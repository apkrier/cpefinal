==> flow/design.v <==
`timescale 1ns / 1ps
module RNG(
  input wire CLK,          
  input wire GEN,            
  output reg [3:0] RN_1,      
  output reg [3:0] RN_2,      
  output reg [3:0] RN_3,      
  output reg [3:0] RN_4       
);
reg GEN_prev;                
reg [31:0] count;            
always @(posedge CLK) begin
  if (GEN == 1 && GEN_prev == 0) begin
    count <= 0;
  end else if (GEN == 0 && GEN_prev == 1) begin
    RN_1 <= (count[31:28] == 4'd10) ? 4'd6 :
            (count[31:28] == 4'd11) ? 4'd1 :
            (count[31:28] == 4'd12) ? 4'd5 :
            (count[31:28] == 4'd13) ? 4'd9 :
            (count[31:28] == 4'd14) ? 4'd3 :
            (count[31:28] == 4'd15) ? 4'd8 :
            count[31:28];   
    RN_2 <= (count[27:24] == 4'd10) ? 4'd6 :
            (count[27:24] == 4'd11) ? 4'd1 :
            (count[27:24] == 4'd12) ? 4'd5 :
            (count[27:24] == 4'd13) ? 4'd9 :
            (count[27:24] == 4'd14) ? 4'd3 :
            (count[27:24] == 4'd15) ? 4'd8 :
            count[27:24];   
    RN_3 <= (count[23:20] == 4'd10) ? 4'd6 :
            (count[23:20] == 4'd11) ? 4'd1 :
            (count[23:20] == 4'd12) ? 4'd5 :
            (count[23:20] == 4'd13) ? 4'd9 :
            (count[23:20] == 4'd14) ? 4'd3 :
            (count[23:20] == 4'd15) ? 4'd8 :
            count[23:20];   
    RN_4 <= (count[19:16] == 4'd10) ? 4'd6 :
            (count[19:16] == 4'd11) ? 4'd1 :
            (count[19:16] == 4'd12) ? 4'd5 :
            (count[19:16] == 4'd13) ? 4'd9 :
            (count[19:16] == 4'd14) ? 4'd3 :
            (count[19:16] == 4'd15) ? 4'd8 :
            count[19:16];   
  end
  if (GEN == 1) begin
    count <= count + 1;
  end
  GEN_prev <= GEN;
end
endmodule
# From RTL to reports: RNG

What the tools print for RNG, step after step.
Line numbers count from 1 in the design file above.
Library cell names are shortened.
A cell with n/a has no value.

Top module: RNG
Clock input: CLK
Standard-cell library: sky130hd
Library corner: tt_025C_1v80

# Elaborated design

Source: Yosys, flattened and elaborated, memories not mapped. Widths are those after wreduce. Registers that Yosys merges into a memory's read port (data or address) are not register bits. Print and check cells do not count. Equal cells are merged and count once.

Flip-flop bits (word level): 49
Output and inout bits: 16
Cells after elaboration: 68

$add $sub $neg: 1
Equal/unequal tests: 24
Mux-type cells: 22
Bitwise operators: 3
Reduce/logical cells: 8

Operators by type and width:

| cell                                   | number |
| equality test 4 bit with constant B    | 24 |
| 2-to-1 mux 32 bit                      | 2 |
| 2-to-1 mux 4 bit                       | 12 |
| adder 32 x 1 -> 32 bit with constant B | 1 |
| 2-to-1 mux 3 bit                       | 8 |
| OR reduction 3 bit                     | 4 |
| NOT 1 bit                              | 3 |
| logical AND 1 bit                      | 2 |
| AND reduction 2 bit                    | 1 |
| nonzero test 2 bit                     | 1 |

# Logic depth

Depth = most cells in a row (Yosys ltp): at word level without a register or memory, in the mapped netlist without a sequential cell, where the memories' decode and read muxes count.

Word-level depth: 6
ABC_AREA: 1
Depth in mapped cells: 8
Depth with buffers taken out: 8

# Mapped cells and area

Yosys stat after the flow's synthesis: flattened, memories mapped to cells. It holds for the ABC_AREA given above (unset counts as 0); a run with the other value may have another netlist.

Cells by type:

| type     | number | area in all (um^2) |
| edfxtp_1 | 48     | 1.44E+03 |
| nand2_1  | 85     | 319.056 |
| nor2_1   | 58     | 217.709 |
| a21oi_1  | 30     | 150.144 |
| inv_1    | 36     | 135.13 |
| nand3_1  | 15     | 75.072 |
| nor2_4   | 5      | 56.304 |
| o21ai_0  | 10     | 50.048 |
| nor2_2   | 6      | 37.536 |
| xor2_1   | 4      | 35.034 |
| nand2_2  | 5      | 31.28 |
| dfxtp_1  | 1      | 20.019 |
| nand3_2  | 2      | 20.019 |
| nor3_1   | 4      | 20.019 |
| xnor2_1  | 2      | 17.517 |
| buf_2    | 3      | 15.014 |
| buf_4    | 2      | 15.014 |
| ha_1     | 1      | 12.512 |

Other cell types: 8; their cells: 10.

Cell count: 327
Chip area (Yosys): 2727.6 um^2
Sequential part of the area: 1461.4 um^2
Flip-flop cells: 49
Buffers: 7

# Path before layout

OpenSTA on the mapped netlist: ideal clock, no wires. The path of least setup slack (recovery checks aside). Input and output delay are each 20% of the period. Register names are those of the netlist, which keeps one name where synthesis merged equal registers.

Path kind: in2reg
From: input GEN
To: register count[0]
Clock period: 4.39 ns
Arrival time: 1.914 ns
Path slack: 2.076 ns
Delay of the path: 1.436 ns
Stages on the path: 2
Buffers on the path: 2
Period reached after synthesis: 2.314 ns

"delay of the path" is the arrival time less input delay plus setup time.
"stages on the path" counts driving pins, that of a launching flip-flop among them; a cell with two outputs on the path counts twice.
"period reached after synthesis" = period - worst setup slack (recovery checks aside). The figure is calculated, with input and output delays left at 20% of the set period.
Between the ends stands the longest chain of elaborated cells between them, by number of cells; it is not shown to be the way that was timed. Of several equally long chains one is given.
A line is the first line of the expression or statement that the cell stems from. Yosys adds cells for indexed reads and writes and turns some case tables into memories.
The path ends at the enable pin of a flip-flop; only ways to that pin are counted.

Cells stage by stage: buf_4 -> clkbuf_1
Length of the longest elaborated chain: 2

Ends and longest elaborated chain, post-synthesis:

| item               | RTL line | source |
| start, declared    | 4        | `input wire GEN,` |
| logical AND 1 bit  | 13       | `if (GEN == 1 && GEN_prev == 0) begin` |
| nonzero test 2 bit | n/a      |  |
| end, assigned      | 14       | `count <= 0;` |
| end, assigned      | 46       | `count <= count + 1;` |
| end, declared      | 11       | `reg [31:0] count;` |

# Worst path after layout

From the final timing report of stored run 2: the path of least setup slack in the routed layout; clock arrival at registers is part of the times.

Path kind: reg2reg
From: register count[23]
To: register count[29]
Clock period: 2.56 ns
Arrival time: 1.72 ns
Path slack: 0.87 ns
Stages on the path: 8
Buffers on the path: 0

Between the ends stands the longest chain of elaborated cells between them, by number of cells; it is not shown to be the way that was timed. Of several equally long chains one is given.

Cells stage by stage: edfxtp_1 -> nand2_1 -> nor2_1 -> nand2_1 -> nor2_1 -> nand2_1 -> nand2_1 -> a21oi_1
Length of the longest elaborated chain: 2

Ends and longest elaborated chain, post-layout:

| item                   | RTL line | source |
| start, declared        | 11       | `reg [31:0] count;` |
| start, assigned        | 14       | `count <= 0;` |
| start, assigned        | 46       | `count <= count + 1;` |
| adder 32 x 1 -> 32 bit | 46       |  |
| 2-to-1 mux 32 bit      | 45       | `if (GEN == 1) begin` |
| end, assigned          | 14       |  |
| end, assigned          | 46       |  |
| end, declared          | 11       |  |

Settings and measured results of 2 stored flow runs for module RNG (sky130hd), not sorted in any way. The constraints put input and output delay at 20% of the set period each and load the outputs with 0.01 pF.
"achieved period" = clock period - worst setup slack. The figure is calculated, with input and output delays left at 20% of the set period.
"time used up by the worst setup path" means the part of the period allowed to the worst setup path (the constraints hold back 20% at inputs and 20% at outputs) less its slack; where the path has registers, the arrival times of their clocks count too.
"power consumption" rests on the timing tool's default activity at the inputs, not on a simulated workload.
Among the settings, n/a means not set for that run.
Among the results, n/a means that no value is shown for the run.

| setting or result                             | stored run 1 | stored run 2 |
| period_ns                                     | 3.43         | 2.56         |
| CORE_UTILIZATION                              | 55           | 20           |
| SETUP_SLACK_MARGIN                            | 0.66         | n/a          |
| CORE_MARGIN                                   | 6            | 4            |
| CELL_PAD_IN_SITES_GLOBAL_PLACEMENT            | 1            | n/a          |
| CELL_PAD_IN_SITES_DETAIL_PLACEMENT            | 2            | n/a          |
| TNS_END_PERCENT                               | 100          | 10           |
| ABC_AREA                                      | 0            | 1            |
| GPL_TIMING_DRIVEN                             | 1            | n/a          |
| CTS_CLUSTER_SIZE                              | 47           | 78           |
| SLEW_MARGIN                                   | 25           | 20           |
| CAP_MARGIN                                    | 20           | 20           |
| PLACE_DENSITY_LB_ADDON                        | n/a          | 0.17         |
| CORE_ASPECT_RATIO                             | n/a          | 0.66         |
| GPL_ROUTABILITY_DRIVEN                        | n/a          | 1            |
| MIN_ROUTING_LAYER                             | n/a          | met2         |
| MAX_ROUTING_LAYER                             | n/a          | met4         |
| power consumption (mW)                        | n/a          | 2.009        |
| final utilization (%)                         | n/a          | 24.9         |
| time used up by the worst setup path (ns)     | n/a          | 1.69         |
| worst setup path type                         | n/a          | reg2reg      |
| full die area (um^2)                          | n/a          | 15611.3      |
| standard-cell area of the final layout (um^2) | n/a          | 3300.7       |
| Yosys chip area after synthesis (um^2)        | n/a          | 2727.6       |
| worst hold slack after layout (ns)            | n/a          | 0.522        |
| achieved period (ns)                          | n/a          | 1.694        |
| worst slack on setup checks (ns)              | n/a          | 0.866        |
| setup TNS (ns)                                | n/a          | 0.000        |

Stored run 1: no final report: placement broke off with DPL-0033
